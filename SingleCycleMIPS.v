==> flow/design.v <==
module regFile(R1,R2,W1,D1,We,clk,O1,O2);  
input [4:0] R1,R2;  
input [4:0] W1;
input[31:0] D1;  
input We;
input clk;
output [31:0] O1,O2;  
reg [31:0] index[0:31];  
assign O1 = index[R1];
assign O2 = index[R2];
always @(posedge clk)
begin
if(We)
index[W1] <= D1;
end
endmodule 
module testRegFile;  
 reg [4:0] R1,R2;  
 reg [4:0] W1;
 reg[31:0] D1;  
 reg We;
 reg clk;
 wire [31:0] in1,in2;  
integer i;
always
begin
#1 clk = ~ clk;  
end
initial
begin
clk = 0;
We =1;
$monitor($time, "  R1:%d , R2: %d ,W1 = %d , D1=%d , We=%d, clk=%d, out1=%d, out2=%d ",R1,R2,W1,D1,We,clk,in1,in2);
for(i = 0 ; i < 32 ; i = i+1)
begin
D1 <= i;
W1 <= i;
#2;
end
We = 0;
for (i = 0 ; i < 32 ; i = i+1)
begin
R1 <= i;
R2 <= i;
#1;
end
end
regFile Reg1(R1,R2,W1,D1,We,clk,in1,in2);
endmodule 
module dataMem(R1,D1,We,Re,clk,O1);  
input [31:0] R1;  
input[31:0] D1;  
input We,Re;
input clk;
output reg [31:0] O1;  
reg [7:0] index[0:2**32 -1];  
always @(posedge clk)
begin
if(Re)
begin
O1 <= { index[R1] , index[R1+1], index[R1+2] ,index[R1+3] };
end
if(We)
begin
index[R1] <= D1[31:24];
index[R1+1] <= D1[23:16];
index[R1+2] <= D1[15:8];
index[R1+3] <= D1[7:0];
end
end
endmodule 
module testDataMem;  
 reg [31:0] R1;  
 reg[31:0] D1;  
 reg We,Re;
 reg clk;
 wire [31:0] in1;  
always
begin
#1 clk = ~ clk;  
end
initial
begin
$monitor($time, "  R1:%d , D1=%d , We=%d, Re=%d, clk=%d, out1=%d",R1,D1,We,Re,clk,in1);
#1
clk = 0;
We =1;
D1  = 7;
R1 = 4; 
#4
R1 = 4;
Re = 1;
#4
Re = 0;
end
dataMem Mem1(R1,D1,We,Re,clk,in1,in2);
endmodule 
module InstMem(R1,W1,D1,We,clk,O1);  
input [31:0] R1 , W1 ; 
input [31:0] D1;
input clk,We;
output reg [31:0] O1;  
reg [7:0] index[0:2**32 -1];  
always @(posedge clk)
begin
O1 <= { index[R1] , index[R1+1], index[R1+2] ,index[R1+3] };
if(We)
begin
index[W1] <= D1[31:24];
index[W1+1] <= D1[23:16];
index[W1+2] <= D1[15:8];
index[W1+3] <= D1[7:0];
end
end
endmodule 
module ALU (data1,data2,control_signals,sh_am,zero,overflow,result);
	input [31:0]data1,data2;
        input [4:0] sh_am;
	input [3:0] control_signals; 
	output reg zero,overflow;
	output reg [31:0] result;
	wire [31:0] data2_negated;
	assign data2_negated = -data2;
	always@ (*)
	begin
			result = 
				 (control_signals == 4'b 0000) ? (data1 & data2) 
				:(control_signals == 4'b 0001) ? (data1 | data2)
				:(control_signals == 4'b 0010) ? (data1 + data2)
				:(control_signals == 4'b 0110) ? (data1 - data2)
				:(control_signals == 4'b 0111) ? ((data1 < data2)? 32'b0001 : 32'b0000)
                                :(control_signals == 4'b 0011) ?  (data1 << sh_am)
                                :(control_signals == 4'b 0101) ?  (data2 >> sh_am)
				:(control_signals == 4'b 1100) ? ~(data1 | data2)				
				: 32'bxxxx ;
	end
	always@ (result)
	begin
		if(result==0)
			zero=1;
		else
			zero=0;
			overflow =
			 (control_signals == 4'b0010 && data1[31] == data2[31] && result[31] ==~data1[31])? 1'b1  
			:(control_signals == 4'b0110 && data1[31] == data2_negated[31] &&result[31] == ~data1[31])? 1'b1   
			: 1'b0;  
	end
endmodule
module testALU;
        reg [31:0]data1,data2;
	reg [3:0] control_signals; 
	wire zero,overflow;
	wire [31:0] result;
initial
begin
$monitor($time, "  R1=%d , R2=%d,control=%d, Result=%d, zeroFlag=%d, overflow=%d",
               data1,data2,control_signals,sh_am,result,zero,overflow);
#1 data1 = 1; data2 = 3; control_signals = 0;  
#2 data1 = 1; data2 = 3; control_signals = 1;  
#3 data1 = 5; data2 = 2; control_signals = 2;  
#4 data1 = 3; data2 = 2; control_signals = 2;  
#5 data1 = 3; data2 = 2; control_signals = 6;  
#6 data1 = 2147483645; data2 = 9; control_signals = 2;  
end
ALU alu1(data1,data2,control_signals,zero,overflow,result);
endmodule
module mux_2x1_5(ip0, ip1, sel, out);
input sel;
input [4:0] ip1;
input [4:0] ip0;
output reg [4:0] out;
always@(*) begin
  if (sel==1'b1) begin
   out = ip1;
  end 
  else begin 
   out = ip0;
  end
end
endmodule
module mux_2x1_32(ip0, ip1, sel, out);
input sel;
input [31:0] ip1;
input [31:0] ip0;
output reg [31:0] out;
always@(*) begin
  if (sel==1'b1) begin
   out = ip1;
  end 
  else begin 
   out = ip0;
  end
end
endmodule
module pc(clk,rst,en,in_address,out_address);
input clk,en,rst;
input[31:0]in_address;
output reg[31:0]out_address;
always @(posedge clk or posedge rst)
begin
if(rst)
out_address =0;
else if (en)
out_address = in_address + 4;
end  
endmodule
module control_unit(opcode,funct,RegDest,ALUSrc,MemtoReg,RegWrite,MemRead,MemWrite,ALU_Control,jcond,bcond);
input [5:0] opcode;        
input [5:0] funct;         
output bcond;               
output jcond;              
output RegDest;            
output ALUSrc;      
output [3:0] ALU_Control;  
output MemtoReg;           
output RegWrite;           
output MemRead;            
output MemWrite;           
reg [3:0] alu_ctrl;
assign RegDest   = (opcode==6'b0);
assign ALUSrc    = (opcode!=6'b0) && (opcode!=6'b000100) && (opcode!=6'b000101);
assign MemtoReg  = (opcode==6'b100011);
assign RegWrite  = (opcode == 6'b000000);
assign MemRead   = (opcode==6'b100011);
assign MemWrite  = (opcode==6'b101011);
assign jcond = (opcode ==6'b000010);
assign bcond = (opcode == 6'b000100) || (opcode == 6'b000101); 
always@ (*) begin
  casex({opcode,funct})
     {6'b000000 ,6'b100000},{6'b001000,6'dx},
     {6'b100011  ,6'dx},
     {6'b101011  ,6'dx} : alu_ctrl = 4'd0;
    {6'd0 ,6'b100100},{6'b001100,6'dx} : alu_ctrl = 4'd1;
    {6'd0 ,6'b100101} ,{6'b001101 ,6'dx} : alu_ctrl = 4'd2;
    {6'd0 ,6'b000000}              : alu_ctrl = 4'd3;
    {6'd0 ,6'b101010},{6'b001010,6'dx} : alu_ctrl = 4'd4;
    {6'd0 ,6'b000010}              : alu_ctrl = 4'd5;
    {6'd0 ,6'b100010},{6'b000100 ,6'dx}
     ,{6'b000101 ,6'dx}            : alu_ctrl = 4'd6;
    default                   : alu_ctrl = 4'd15;
  endcase
end
assign ALU_Control = alu_ctrl;
endmodule
module testControlUnit;
   reg [5:0]opcode,funct;
   wire bcond,jcond,RegDest,ALUSrc,MemtoReg,RegWrite,MemRead,MemWrite;  
   wire [3:0] ALU_Control;                            
initial
begin
$monitor($time,"opcode=%d,funct=%d,bcond=%d,jcond=%d,RegDest=%d,ALUSrc=%d,ALU_Control=%d,MemtoReg=%d,RegWrite=%d,MemRead=%d,MemWrite=%d",
opcode,funct,bcond,jcond,RegDest,ALUSrc,ALU_Control,MemtoReg,RegWrite,MemRead,MemWrite);
#1 opcode = 0 ; funct = 32;  
#2 opcode = 'b 101011 ;  
#3 opcode = 'b  100011 ;  
end
control_unit cu1(opcode,funct,RegDest,ALUSrc,MemtoReg,RegWrite,MemRead,MemWrite,ALU_Control,jcond,bcond);
endmodule
module sh_by2(in,out);
input[31:0]in;
output[31:0]out;
assign out = in << 2;
endmodule
module signext(ip, op);
input [15:0] ip;
output [31:0] op;
reg [31:0] ext;
always @(*) begin
 ext [15:0]  = ip;
 ext [31:16] = {16{ip[15]}};
end
assign op = ext;
endmodule
module adder (ip1, ip2, out);
input [31:0] ip1, ip2;
output [31:0] out;
reg [31:0] add;
always @(ip1 or ip2) begin
 add <= ip1 + ip2;
end
assign out = add;
endmodule
module processor(clk,rst,en);
input clk,rst,en; 
wire [31:0] pc_input;        
wire [31:0] pc_output;
wire [31:0] pc_plus_4;
pc pc1(clk,rst,en,pc_input,pc_output);        
wire [31:0] Instr_32;
wire [25:0] Inst_25_0 = Instr_32[25-0];
wire [4:0] Inst_25_21 =Instr_32[25-21] ;
wire [4:0] Inst_20_16 = Instr_32[20-16] ;
wire [4:0] Inst_15_11 = Instr_32[15-11] ;
wire [15:0] Inst_15_0 = Instr_32[15-0] ;
wire [4:0] shamt = Instr_32[4-0] ; 
wire [5:0] opcode;
wire [5:0] funct;
wire RegDest;
wire ALUSrc;
wire MemtoReg;
wire RegWrite; 
wire MemRead;
wire MemWrite;
wire jcond;
wire bcond;
wire [3:0] ALU_Control;
control_unit cu1(opcode,funct,RegDest,ALUSrc,MemtoReg,RegWrite,MemRead,MemWrite,ALU_Control,jcond,bcond);
wire [31:0] read_data1;
wire [31:0] read_data2;
wire [4:0]  write_back_address;
wire [31:0] write_back_data;
mux_2x1_5 mux1(Inst_20_16 , Inst_15_11 ,RegDest,write_back_address);
regFile Reg1(Inst_25_21,Inst_20_16 ,write_back_address,write_back_data,RegWrite,clk,read_data1,read_data2);
wire [31:0]sign_extended;
wire [31:0] ALU_Result;
wire [31:0] ALU_2operand;
wire zeroflag;
wire overflow;
signext signex1(Inst_15_0,sign_extended);
mux_2x1_32 mux2(read_data2,sign_extended,ALUSrc,ALU_2operand);
ALU alu1(read_data1,ALU_2operand,ALU_Control,shamt,zero,overflow,ALU_Result);
wire [31:0] Mem_out;
wire [31:0] Inst_15_0_signext; 
dataMem datamem1(ALU_Result,read_data2,MemWrite,MemRead,clk,Mem_out);
mux_2x1_32 mux3(ALU_Result,Mem_out,MemtoReg,write_back_data);
wire [31:0]pseudo_address;
wire [31:0]pseudo_address_plus_4;
wire [31:0] branch_address;
and(eq_branch,zeroflag,bcond);
and(neq_branch,!zeroflag,bcond);
or(takebranch,eq_branch,neq_branch);
sh_by2 shift1(sign_extended,pseudo_address);
adder adder1(pseudo_address, 4, pseudo_address_plus_4);
mux_2x1_32 mux4(pc_plus_4,branch_address,takebranch,branch_address);
wire [31:0] jump_address;
wire [5:0] six_zeros = 0; 
sh_by2 shift2({ six_zeros ,Inst_25_0 },jump_address);
mux_2x1_32 mux5(branch_address,jump_address,jcond,pc_input);
endmodule
### Step by step through the tools: InstMem

Tool output for the design above, in the order of the flow.
Line numbers count from 1 in the design file above.
Operators: Yosys type, input widths -> output width; for muxes data width and select width s.
The mark n/a stands for no value.

| design | value |
|---|---|
| top | InstMem |
| clock port | clk |
| cell library | sky130hd |
| timing corner | tt_025C_1v80 |

### After elaboration

Source: Yosys, flattened and elaborated, memories not mapped. Widths are those after wreduce; folded enables and synchronous resets count as part of the registers. Registers that Yosys merges into a memory's read port (data or address) are not register bits. Print and check cells do not count. Equal cells are merged and count once.
Memory sizes are those after Yosys's memory passes, which may raise the word count (mostly to a power of two), join words into wider ones and drop unused or constant bits.

| bit counts | value |
|---|---|
| word-level cells | 16 |
| bits in registers | 0 |
| bits in writable memories | 16 |
| output and inout bits | 32 |
| clocked read ports x word width | 32 |
| memories kept | 1 |
| bits of input ports | 98 |

| operators by class | value |
|---|---|
| multiplexer cells | 9 |
| add/subtract/negate cells | 6 |

Memories:

| memory | depth | width | rd ports | write ports | line | RTL |
|---|---|---|---|---|---|---|
| index | 2 | 8 | 4 | 4 | 103 | `reg [7:0] index[0:2**32 -1];` |

Operators by type and width:

| kind | number |
|---|---|
| $add 32x2->32 const B | 4 |
| $mux 32 | 4 |
| $add 32x1->32 const B | 2 |
| $mux 8 | 4 |
| $mux 1 | 1 |

### Depth

Yosys ltp: most cells in a row. Word level: on the elaborated netlist, between registers, memories and ports. Mapped: between sequential cells and ports; inverters and the memories' decode and read muxes count.

| logic depth | value |
|---|---|
| depth after elaboration | 2 |
| ABC_AREA | 1 |
| depth in mapped cells | 20 |
| depth with buffers taken out | 19 |

### Netlist

The flow's flattened synthesis, as Yosys stat reports it; memories are mapped. The netlist is that of the ABC_AREA named above (0 if unset); the other value can give another one.
Totals and module areas in this step are rounded.

| mapped netlist | value |
|---|---|
| mapped area | 5310 sq um |
| buffer cells | 37 |
| flip-flops | 32 |
| cells in the netlist | 979 |

Cells by type:

| cell | number |
|---|---|
| sky130_fd_sc_hd__nand2_1 | 400 |
| sky130_fd_sc_hd__nand3_1 | 123 |
| sky130_fd_sc_hd__edfxtp_1 | 16 |
| sky130_fd_sc_hd__inv_1 | 103 |
| sky130_fd_sc_hd__nor2_1 | 94 |
| sky130_fd_sc_hd__dfxtp_1 | 16 |
| sky130_fd_sc_hd__xor2_1 | 30 |
| sky130_fd_sc_hd__nor2_4 | 23 |
| sky130_fd_sc_hd__buf_4 | 24 |
| sky130_fd_sc_hd__nor2_2 | 26 |
| sky130_fd_sc_hd__nand4_1 | 20 |
| sky130_fd_sc_hd__nand2_2 | 16 |
| sky130_fd_sc_hd__o21ai_0 | 13 |
| sky130_fd_sc_hd__nand2_4 | 5 |
| sky130_fd_sc_hd__nor4_1 | 9 |
| sky130_fd_sc_hd__a21oi_1 | 10 |
| sky130_fd_sc_hd__ha_1 | 3 |
| sky130_fd_sc_hd__nand3b_1 | 5 |

Not listed: further types 17, cells in them 43.

### Timing after synthesis

Path of least setup slack by OpenSTA after synthesis, without wires, with an ideal clock, recovery checks aside; 20% of the period is set as input and as output delay. Where synthesis merged equal registers, the netlist keeps one of their names.

| timing post-synthesis | value |
|---|---|
| path kind | input to register |
| start | in W1[1] |
| end | mem (no name shown) |
| data arrival time | 2442 ps |
| slack | 861 ps |
| external input delay | 736 ps |
| buffers on the path | 1 |
| stages on the path | 15 |
| delay of the path | 2083 ps |
| clock period | 3680 ps |
| required time | 3303 ps |
| synthesis period reached | 2819 ps |

"delay of the path" = arrival - input delay + setup time.
"stages on the path": output pins that drive a net of the path, with the launching flip-flop's if there is one; two outputs of one cell count as two.
"synthesis period reached" = period - worst setup slack (recovery checks aside). The figure is calculated, with input and output delays left at 20% of the set period.
Between the ends stands the longest chain of elaborated cells between them, by number of cells; it is not shown to be the way that was timed. Of several equally long chains one is given.
Each line given opens the expression or statement behind the cell; cells for indexed reads and writes are added by Yosys, which also makes memories of some case tables.

| on the way, post-synthesis | value |
|---|---|
| cells stage by stage | sky130_fd_sc_hd__buf_4 -> sky130_fd_sc_hd__inv_1 -> sky130_fd_sc_hd__ha_1 -> sky130_fd_sc_hd__nand2_1 -> sky130_fd_sc_hd__nand2_1 -> sky130_fd_sc_hd__nand2_1 -> sky130_fd_sc_hd__nor2_2 -> sky130_fd_sc_hd__nand2_1 -> sky130_fd_sc_hd__nand2_1 -> sky130_fd_sc_hd__nand2_1 -> sky130_fd_sc_hd__nor2_1 -> sky130_fd_sc_hd__nand2_1 -> sky130_fd_sc_hd__nor2_1 -> sky130_fd_sc_hd__nand4_2 -> sky130_fd_sc_hd__o2111ai_1 |
| length of the longest elaborated chain | 2 |
| elaborated cells on any way between the ends | 7 |
| RTL lines with such cells | 4 |
| classes of those cells | add/sub (3); mux (4) |

Ends and longest elaborated chain, post-synthesis:

| item | line | RTL |
|---|---|---|
| start, declared | 99 | `input [31:0] R1 , W1 ;` |
| $add 32x1->32 | 110 | `index[W1+1] <= D1[23:16];` |
| $mux 32 | 107 | `if(We)` |

### Timing after layout

Path of least setup slack in the final report of run 1 (OpenROAD, finished layout, wires in). Where an end is a register, its clock arrival counts in the times.
The path's times are printed in steps of 10 ps; the period is the one set.

| timing post-layout | value |
|---|---|
| path kind | input to register |
| start | in W1[18] |
| end | mem (no name shown) |
| slack | 330 ps |
| stages on the path | 17 |
| required time | 3540 ps |
| data arrival time | 3210 ps |
| external input delay | 710 ps |
| buffers on the path | 2 |
| clock period | 3530 ps |

Between the ends stands the longest chain of elaborated cells between them, by number of cells; it is not shown to be the way that was timed. Of several equally long chains one is given.

| on the way, post-layout | value |
|---|---|
| cells stage by stage | sky130_fd_sc_hd__clkdlybuf4s50_1 -> sky130_fd_sc_hd__nand2_2 -> sky130_fd_sc_hd__nor2_4 -> sky130_fd_sc_hd__nand2_1 -> sky130_fd_sc_hd__nor2_4 -> sky130_fd_sc_hd__buf_4 -> sky130_fd_sc_hd__nand3_1 -> sky130_fd_sc_hd__nand2_2 -> sky130_fd_sc_hd__nand2_1 -> sky130_fd_sc_hd__nor2_1 -> sky130_fd_sc_hd__nand2_1 -> sky130_fd_sc_hd__nor2_4 -> sky130_fd_sc_hd__nand2_4 -> sky130_fd_sc_hd__nand2_1 -> sky130_fd_sc_hd__nand3_1 -> sky130_fd_sc_hd__nand2_1 -> sky130_fd_sc_hd__nand2_1 |
| length of the longest elaborated chain | 2 |
| elaborated cells on any way between the ends | 7 |
| RTL lines with such cells | 4 |
| classes of those cells | add/sub (3); mux (4) |

Ends and longest elaborated chain, post-layout:

| item | line | RTL |
|---|---|---|
| start, declared | 99 | `input [31:0] R1 , W1 ;` |
| $add 32x1->32 | 110 | `index[W1+1] <= D1[23:16];` |
| $mux 32 | 107 | `if(We)` |

Hand-over note for InstMem

Measured data: module InstMem, platform sky130hd, 2 stored runs of the flow under differing settings, order arbitrary. Input and output delays are each 20% of the period that was set; the output load is 0.01 pF.
"total power after layout" is the tool's figure for a default switching activity; nothing was simulated.
Values from the reports are rounded here.
A setting shown as -- is not set for that run.
Among the results, -- means that no value is shown for the run.

| item | run 1 | run 2 |
|---|---|---|
| period_ns | 3.53 | 6.96 |
| CORE_UTILIZATION | 28 | 52 |
| SETUP_SLACK_MARGIN | 0.16 | 0.13 |
| PLACE_DENSITY_LB_ADDON | 0.0 | -- |
| ABC_AREA | 1 | 1 |
| MIN_ROUTING_LAYER | met1 | met1 |
| MAX_ROUTING_LAYER | met4 | -- |
| CAP_MARGIN | 20 | 20 |
| CORE_MARGIN | 2 | 6 |
| SLEW_MARGIN | 20 | 0 |
| PLACE_DENSITY | -- | 0.84 |
| CELL_PAD_IN_SITES_GLOBAL_PLACEMENT | -- | 2 |
| CELL_PAD_IN_SITES_DETAIL_PLACEMENT | -- | 1 |
| GPL_ROUTABILITY_DRIVEN | -- | 1 |
| CTS_CLUSTER_SIZE | -- | 21 |
| CTS_CLUSTER_DIAMETER | -- | 138 |
| post-route utilization | 0.43 | -- |
| worst hold slack (ps) | 477 | -- |
| area inside the die boundary (sq um) | 20080 | -- |
| standard-cell area after layout (sq um) | 8014 | -- |
| worst setup slack after layout (ps) | 328 | -- |
| sum of negative setup slack (ps) | 0 | -- |
| total power after layout (uW) | 1319 | -- |
| Yosys chip area after synthesis (sq um) | 5310 | -- |

Run 2: incomplete, placement halted on GPL-0301

End of note.
